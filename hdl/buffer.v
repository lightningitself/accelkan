==> flow/design.v <==
(*use_dsp = "yes"*) module bf16_mul # (
    parameter EXP_WIDTH = 8,
    parameter SIG_WIDTH = 7,
    parameter FLAG_WIDTH = 4
) (
    input [EXP_WIDTH+SIG_WIDTH:0] i_data_a,
    input [EXP_WIDTH+SIG_WIDTH:0] i_data_b,
    output reg [EXP_WIDTH+SIG_WIDTH:0] o_data,
    output reg [FLAG_WIDTH-1:0] o_flag
);
wire [FLAG_WIDTH-1:0] flag_a, flag_b;
wire signed [EXP_WIDTH-1:0] exp_a, exp_b;
wire [SIG_WIDTH-1:0] sig_a, sig_b;
wire sign_a, sign_b;
reg sign;
reg [2*SIG_WIDTH+1:0] sig_raw;
reg [SIG_WIDTH-1:0] sig;
reg signed [EXP_WIDTH+1:0] exp_raw, exp, exp_out;
bf16_class m_class_a (
    i_data_a,
    flag_a,
    sig_a,
    exp_a,
    sign_a
);
bf16_class m_class_b (
    i_data_b,
    flag_b,
    sig_b,
    exp_b,
    sign_b
);
always @(*) begin
    o_flag = 4'b0000;
    sign = i_data_a[15]^i_data_b[15];
    if(flag_a[3] | flag_b[3]) begin
        o_data = {16'b0_11111111_1000000};
        o_flag[3] = 1'b1;
    end
    else if(flag_a[2] | flag_b[2]) begin
        if(flag_a[1] | flag_b[1]) begin
            o_data = {16'b1_11111111_1000000};
            o_flag[3] = 1'b1;
        end
        else begin
            o_data = {sign, 15'b00000000_0000000};
            o_flag[2] = 1'b1;
        end
    end  
    else if(flag_a[1] | flag_b[1]) begin
        o_data = {sign, 15'b11111111_0000000};
        o_flag[1] = 1'b1;
    end
    else begin
        exp_raw = exp_a + exp_b;  
        sig_raw = {1'b1, sig_a} * {1'b1, sig_b};  
        if(sig_raw[15] == 1'b1) begin
            sig = sig_raw[14:8];
            exp = exp_raw + 'd1;
        end
        else begin
            sig = sig_raw[13:7];
            exp = exp_raw;
        end
        if(exp < -126) begin
            o_data = {sign, 15'b00000000_0000000};
            o_flag[2] = 1'b1;
        end
        else if(exp > 127) begin
            o_data = {sign, 15'b11111111_0000000};
            o_flag[1] = 1'b1;
        end
        else begin
            exp_out = exp + 127;
            o_data = {sign, exp_out[7:0], sig[6:0]};
            o_flag[0] = 1'b1;
        end
    end
end
endmodule
module buffer #(
    parameter DWIDTH = 16
) (
    input wire aclk,
    input wire aresetn,
    input  wire              s_axis0_tvalid,
    output wire              s_axis0_tready,
    input  wire [DWIDTH-1:0] s_axis0_tdata,
    input  wire              s_axis0_tlast,
    input  wire              k_rready,
    output wire              k_rvalid,
    output wire [DWIDTH-1:0] k_rdata,
    output wire              k_wready,
    input  wire              k_wvalid,
    input  wire [DWIDTH-1:0] k_wdata,
    input wire c_lfirst,
    input wire c_llast,
    input wire c_new,
    output wire              s_axis1_tvalid,
    input  wire              s_axis1_tready,
    output wire [DWIDTH-1:0] s_axis1_tdata,
    output wire              s_axis1_tlast
);
    reg [1:0] status;   
    reg fifoin;   
    wire fin_iwrite, fout_iwrite;
    wire [DWIDTH-1:0] fin_idata, fout_idata;
    wire fin_iread, fout_iread;
    wire [DWIDTH-1:0] fin_odata, fout_odata;
    wire fin_oend, fout_oend;
    wire fin_rrst, fout_rrst;
    wire fin_wrst, fout_wrst;
    fifo f1 (
        .iclk   (aclk),
        .iresetn(aresetn),
        .iwrite (fifoin ? fout_iwrite : fin_iwrite),
        .idata  (fifoin ? fout_idata  : fin_idata ),
        .iread  (fifoin ? fout_iread  : fin_iread ),
        .odata  (f1_odata ),
        .oend   (f1_oend  ),
        .rrst   (fifoin ? fout_rrst   : fin_rrst  ),
        .wrst   (fifoin ? fout_wrst   : fin_wrst  )
    );
    fifo f2 (
        .iclk   (aclk),
        .iresetn(aresetn),
        .iwrite (fifoin ? fin_iwrite : fout_iwrite),
        .idata  (fifoin ? fin_idata  : fout_idata ),
        .iread  (fifoin ? fin_iread  : fout_iread ),
        .odata  (f2_odata ),
        .oend   (f2_oend  ),
        .rrst   (fifoin ? fin_rrst   : fout_rrst  ),
        .wrst   (fifoin ? fin_wrst   : fout_wrst  )
    );
    assign fin_odata  = fifoin ? f2_odata : f1_odata;
    assign fout_odata = fifoin ? f1_odata : f2_odata;
    assign fin_oend   = fifoin ? f2_oend  : f1_oend;
    assign fout_oend  = fifoin ? f1_oend  : f2_oend;
    assign fout_wrst  = c_new & c_lfirst;
    assign fin_wrst   = c_new;
    assign fin_rrst   = c_new;
    assign fout_rrst  = c_new;
    always @(posedge aclk) begin
        if (aresetn) begin
            status <= 2'b00;
            fifoin <= 0;
        end else if (c_new) begin
            fifoin <= ~fifoin;
            if (c_lfirst) begin
                status <= 2'b00;
            end else if (c_llast) begin
                status <= 2'b10;
            end else begin
                status <= 2'b11;
            end
        end else if (s_axis0_tlast) status <= 2'b01;
    end
    assign s_axis0_tready = (status == 2'b00);
    assign fin_iwrite = s_axis0_tready & s_axis0_tvalid;
    assign fin_idata = s_axis0_tdata;
    assign k_rvalid = ~fin_oend | (status == 2'b00);
    assign k_rdata = fin_odata;
    assign fin_iread = k_rvalid & k_rready;
    assign k_wready = 1;
    assign k_wdata = fout_idata;
    assign fout_iwrite = k_wready & k_wvalid;
    assign s_axis1_tvalid = (status == 2'b10) & (~fout_oend);
    assign fout_iread = s_axis1_tvalid & s_axis1_tready;
    assign s_axis1_tdata = fout_odata;
endmodule
module fifo #(
    parameter DWIDTH = 16,
    parameter NDEPTH = 4,
    localparam DEPTH = (1<<NDEPTH)
) (
    input wire                  iclk,
    input wire                  iresetn,
    input wire                  iwrite,
    input wire [DWIDTH-1:0]     idata,
    input wire                  iread,
    output reg [DWIDTH-1:0]     odata,
    output wire                 oend,  
    input wire                  rrst,
    input wire                  wrst
);
    reg [DWIDTH-1:0] fifo [DEPTH-1:0];
    reg [NDEPTH-1:0] rptr, wptr;
    assign oend = (rptr == wptr);
    always @(posedge iclk) begin
        if(iresetn) begin
            rptr <= 0;
            wptr <= 0;
        end
        else begin
            if(wrst)
                wptr <= 0;
            else if(iwrite) begin
                fifo[wptr] <= idata;
                wptr <= wptr+1;
            end
            if(rrst)
                rptr <= 0;
            else if(iread & ~oend) begin 
                odata <= fifo[rptr];
                rptr <= rptr+1;
            end    
        end
    end
endmodule
## From RTL to reports: buffer

Tool output for the design above, in the order of the flow.
Line numbers count from 1 in the design file above.
Operators: Yosys type, input widths -> output width; for muxes data width and select width s.
Library cell names are shortened.
The mark - stands for no value.

| inputs | value |
|---|---|
| top | buffer |
| clock | aclk |
| cell library | sky130hd |
| library corner | tt_025C_1v80 |

## Word-level counts

Yosys after proc, flatten, opt, wreduce and memory -nomap, before mapping. Memory bits, and registers merged into a memory's read port (data or address), are not among the register bits. Print and check cells are not counted. Equal cells are merged and count once.
Yosys's memory passes give these memory sizes; they may raise the number of words (mostly to a power of two), join words into wider ones and drop unused or constant bits.

| bit counts | value |
|---|---|
| output and inout bits | 37 |
| word-level cells | 71 |
| bits of input ports | 42 |
| bits in registers | 19 |
| memories | 2 |
| word width x clocked read ports | 32 |
| bits in writable memories | 512 |

Memory list:

| memory | depth | bits a word | read ports | wr ports | RTL line | RTL |
|---|---|---|---|---|---|---|
| f1.fifo | 16 | 16 | 1 | 1 | 186 | `reg [DWIDTH-1:0] fifo [DEPTH-1:0];` |
| f2.fifo | 16 | 16 | 1 | 1 | 186 |  |

| operators by class | value |
|---|---|
| muxes and demuxes | 34 |
| equality and inequality tests | 3 |
| bitwise logic cells | 15 |
| reduce/logical cells | 7 |
| $add $sub $neg | 4 |

Operators by type and width:

| cell | count |
|---|---|
| $mux 16 | 8 |
| $mux 4 | 6 |
| $mux 1 | 17 |
| $add 4x1->4 const B | 4 |
| $eq 4x4->1 | 2 |
| $and 1x1->1 | 7 |
| $not 1->1 | 7 |
| $reduce_or 2->1 | 3 |
| $reduce_and 3->1 | 2 |
| $mux 2 | 3 |
| $eq 2x2->1 const B | 1 |
| $logic_not 2->1 | 1 |
| $reduce_bool 2->1 | 1 |
| $or 1x1->1 | 1 |

## Longest topological paths

Longest topological path by Yosys (ltp), each cell counted once; first at word level (registers and memories cut), then after technology mapping (sequential cells cut; the memories' decode and read muxes count).

| logic depth | value |
|---|---|
| depth after elaboration | 8 |
| ABC_AREA | 0 |
| depth in mapped cells | 6 |
| gate-level depth less buffers | 4 |

## Synthesis result

The flow's flattened synthesis, as Yosys stat reports it; memories are mapped. The netlist is that of the ABC_AREA named above (0 if unset); the other value can give another one.

| mapped netlist | value |
|---|---|
| cells in the netlist | 285 |
| chip area (Yosys) | 3009.1 µm² |
| buffers | 48 |
| flip-flop cells | 53 |
| sequential area | 1401.3 µm² |

Cell types:

| cell | count | area in all (µm²) |
|---|---|---|
| edfxtp_1 | 34 | 1.02E+03 |
| dfxtp_1 | 19 | 380.365 |
| buf_4 | 38 | 285.274 |
| mux4_2 | 8 | 180.173 |
| nor2_1 | 36 | 135.13 |
| xnor2_1 | 15 | 131.376 |
| ha_1 | 10 | 125.12 |
| nand2_1 | 20 | 75.072 |
| nand2b_1 | 9 | 56.304 |
| a21oi_1 | 11 | 55.053 |
| nand3_1 | 11 | 55.053 |
| nor3_1 | 10 | 50.048 |
| mux2_2 | 4 | 45.043 |
| mux2i_1 | 4 | 40.038 |
| buf_2 | 6 | 30.029 |
| o21ai_0 | 6 | 30.029 |
| buf_6 | 2 | 22.522 |
| a41o_1 | 2 | 20.019 |

Other cell types: 24; their cells: 40.
By module: a second synthesis without flattening, with its own total; a netlist apart from the flattened one above.

| second synthesis, totals | value |
|---|---|
| cells (unflattened synthesis) | 1231 |
| area total of the unflattened synthesis | 22815.6 µm² |

Each row is one instance without its submodules.

Modules:

| module | cells | instances | sequential area (µm²) | area (µm²) |
|---|---|---|---|---|
| fifo | 562 | 2 | 8328.0 | 10877.9 |
| buffer | 107 | 1 | 60.1 | 1059.8 |

## Timing after synthesis

Path of least setup slack by OpenSTA after synthesis, without wires, with an ideal clock, recovery checks aside; 20% of the period is set as input and as output delay. Where synthesis merged equal registers, the netlist keeps one of their names.

| timing after synthesis | value |
|---|---|
| path type | input -> register |
| start | input port c_new |
| end | memory f2.fifo[1][0] |
| path slack | 1.766 ns |
| setup time | 0.312 ns |
| delay of the path | 1.162 ns |
| arrival | 1.582 ns |
| clock period | 3.66 ns |
| external input delay | 0.732 ns |
| stages | 5 |
| period reached after synthesis | 1.894 ns |

"delay of the path" is the arrival time less input delay plus setup time.
"stages" counts driving pins, that of a launching flip-flop among them; a cell with two outputs on the path counts twice.
"period reached after synthesis" = period - worst setup slack (recovery checks aside). The figure is calculated, with input and output delays left at 20% of the set period.
The rows between start and end are the longest chain of elaborated cells between them; the timing report does not say that the signal goes this way. Where chains are equally long, one stands for them.
Each line given opens the expression or statement behind the cell; cells for indexed reads and writes are added by Yosys, which also makes memories of some case tables.
The path ends at the enable pin of a flip-flop; only ways to that pin are counted.

| between the ends, after synthesis | value |
|---|---|
| cells stage by stage | clkbuf_1 o21ai_0 nor2b_1 nand3_1 nor3_1 |
| cells in the longest elaborated chain | 4 |
| elaborated cells on any way between the ends | 6 |
| RTL lines with such cells | 4 |
| those cells by class | 5 x mux; 1 x logic |

Ends and longest elaborated chain, after synthesis:

| item | RTL line | RTL |
|---|---|---|
| start: declaration | 98 | `input wire c_new,` |
| $and 1x1->1 | 139 | `assign fout_wrst  = c_new & c_lfirst;` |
| $mux 1 | 133 | `.wrst   (fifoin ? fin_wrst   : fout_wrst  )` |
| $mux 4 | 195 | `if(wrst)` |
| $mux 4 | 190 | `if(iresetn) begin` |
| end: declaration | 186 | `reg [DWIDTH-1:0] fifo [DEPTH-1:0];` |

## Timing after layout

Path of least setup slack in the final report of flow run 1 (OpenROAD, finished layout, wires in). Where an end is a register, its clock arrival counts in the times.

| timing after layout | value |
|---|---|
| path type | register -> output |
| start | register f2.wptr[1] |
| end | output port s_axis1_tvalid |
| arrival | 1.58 ns |
| stages | 6 |
| clock period | 2.19 ns |
| path slack | 0.17 ns |
| output delay | 0.44 ns |

The rows between start and end are the longest chain of elaborated cells between them; the timing report does not say that the signal goes this way. Where chains are equally long, one stands for them.
At most two assigning lines are given for a register; there are more.

| between the ends, after layout | value |
|---|---|
| cells stage by stage | dfxtp_4 xnor2_2 nand4_1 buf_4 o211a_1 clkbuf_2 |
| cells in the longest elaborated chain | 4 |
| elaborated cells on any way between the ends | 4 |
| RTL lines with such cells | 3 |
| those cells by class | 1 x eq/ne; 1 x mux; 2 x logic |

Ends and longest elaborated chain, after layout:

| item | RTL line | RTL |
|---|---|---|
| start: declaration | 187 | `reg [NDEPTH-1:0] rptr, wptr;` |
| start: assignment | 192 | `wptr <= 0;` |
| start: assignment | 199 | `wptr <= wptr+1;` |
| $eq 4x4->1 | 188 | `assign oend = (rptr == wptr);` |
| $mux 1 | 138 | `assign fout_oend  = fifoin ? f1_oend  : f2_oend;` |
| $not 1->1 | 167 | `assign s_axis1_tvalid = (status == 2'b10) & (~fout_oend);` |
| $and 1x1->1 | 167 |  |
| end: declaration | 99 | `output wire              s_axis1_tvalid,` |

Add stored flow runs of buffer

2 stored runs of buffer in the flow (synthesis by Yosys, layout by OpenROAD, sky130hd cells), in arbitrary order. Constraints: input delay and output delay 20% of the set period each, output load 0.01 pF.
"achieved clock period" means the clock period less the worst setup slack. The figure is calculated, with input and output delays left at 20% of the set period.
"time on the worst setup path" is the time allowed to the run's worst setup path (the clock period less input and output delay, where it has them) less its slack. Clock arrival times count: a late capture clock shortens it, a late launch clock lengthens it.
"total power after layout" rests on the timing tool's default activity at the inputs, not on a simulated workload.

## Flow run 1

==> flow/run.sh <==
#!/bin/bash
# the make line also repeats the synthesis and layout settings of config.mk as NAME=value (left out here)
make -C /OpenROAD-flow-scripts/flow DESIGN_CONFIG=/design/flow/config.mk WORK_HOME=/design/flow/orfs CLKGATE_MAP_FILE= finish
==> flow/config.mk <==
export PLATFORM = sky130hd
export DESIGN_NAME = buffer
export DESIGN_NICKNAME = buffer
export VERILOG_FILES = /design/flow/design.v
export SDC_FILE = /design/flow/constraint.sdc
export NUM_CORES = 4
export LEC_CHECK = 0
export CAP_MARGIN = 20
export CORE_MARGIN = 2
export CORE_UTILIZATION = 70
export CTS_CLUSTER_DIAMETER = 186
export GPL_ROUTABILITY_DRIVEN = 1
export MIN_ROUTING_LAYER = met1
export PLACE_DENSITY_LB_ADDON = 0.15
export SETUP_SLACK_MARGIN = 0.2
export SLEW_MARGIN = 20
==> flow/constraint.sdc <==
create_clock -name core_clock -period 2.19 [get_ports {aclk}]
set_input_delay 0.4380 -clock core_clock [delete_from_list [all_inputs] [get_ports {aclk}]]
set_output_delay 0.4380 -clock core_clock [all_outputs]
set_load 0.01 [all_outputs]

| result of flow run 1 | value |
|---|---|
| setup slack of the critical path | 0.168 ns |
| smallest hold slack | 0.538 ns |
| standard-cell area after routing | 3408.3 µm² |
| total die area | 4839.3 µm² |
| total negative slack | 0.000 ns |
| total power after layout | 0.001983 W |
| achieved clock period | 2.022 ns |
| time on the worst setup path | 1.58 ns |
| worst path kind | register -> output |
| utilization of the finished layout | 0.84 |
| synthesized cell area | 3009.1 µm² |

## Flow run 2

==> flow/run.sh <==
#!/bin/bash
# the make line also repeats the synthesis and layout settings of config.mk as NAME=value (left out here)
make -C /OpenROAD-flow-scripts/flow DESIGN_CONFIG=/design/flow/config.mk WORK_HOME=/design/flow/orfs CLKGATE_MAP_FILE= finish
==> flow/config.mk <==
export PLATFORM = sky130hd
export DESIGN_NAME = buffer
export DESIGN_NICKNAME = buffer
export VERILOG_FILES = /design/flow/design.v
export SDC_FILE = /design/flow/constraint.sdc
export NUM_CORES = 4
export LEC_CHECK = 0
export CAP_MARGIN = 20
export CELL_PAD_IN_SITES_GLOBAL_PLACEMENT = 2
export CORE_MARGIN = 2
export CORE_UTILIZATION = 19
export MAX_ROUTING_LAYER = met5
export MIN_ROUTING_LAYER = met2
export PLACE_DENSITY_LB_ADDON = 0.16
export SLEW_MARGIN = 20
export TNS_END_PERCENT = 65
==> flow/constraint.sdc <==
create_clock -name core_clock -period 1.81 [get_ports {aclk}]
set_input_delay 0.3620 -clock core_clock [delete_from_list [all_inputs] [get_ports {aclk}]]
set_output_delay 0.3620 -clock core_clock [all_outputs]
set_load 0.01 [all_outputs]

| result of flow run 2 | value |
|---|---|
| setup slack of the critical path | -0.064 ns |
| smallest hold slack | 0.602 ns |
| standard-cell area after routing | 3848.7 µm² |
| total die area | 16859.7 µm² |
| total negative slack | -0.072 ns |
| total power after layout | 0.002683 W |
| achieved clock period | 1.874 ns |
| time on the worst setup path | 1.51 ns |
| worst path kind | register -> output |
| utilization of the finished layout | 0.246 |
| synthesized cell area | 3009.1 µm² |
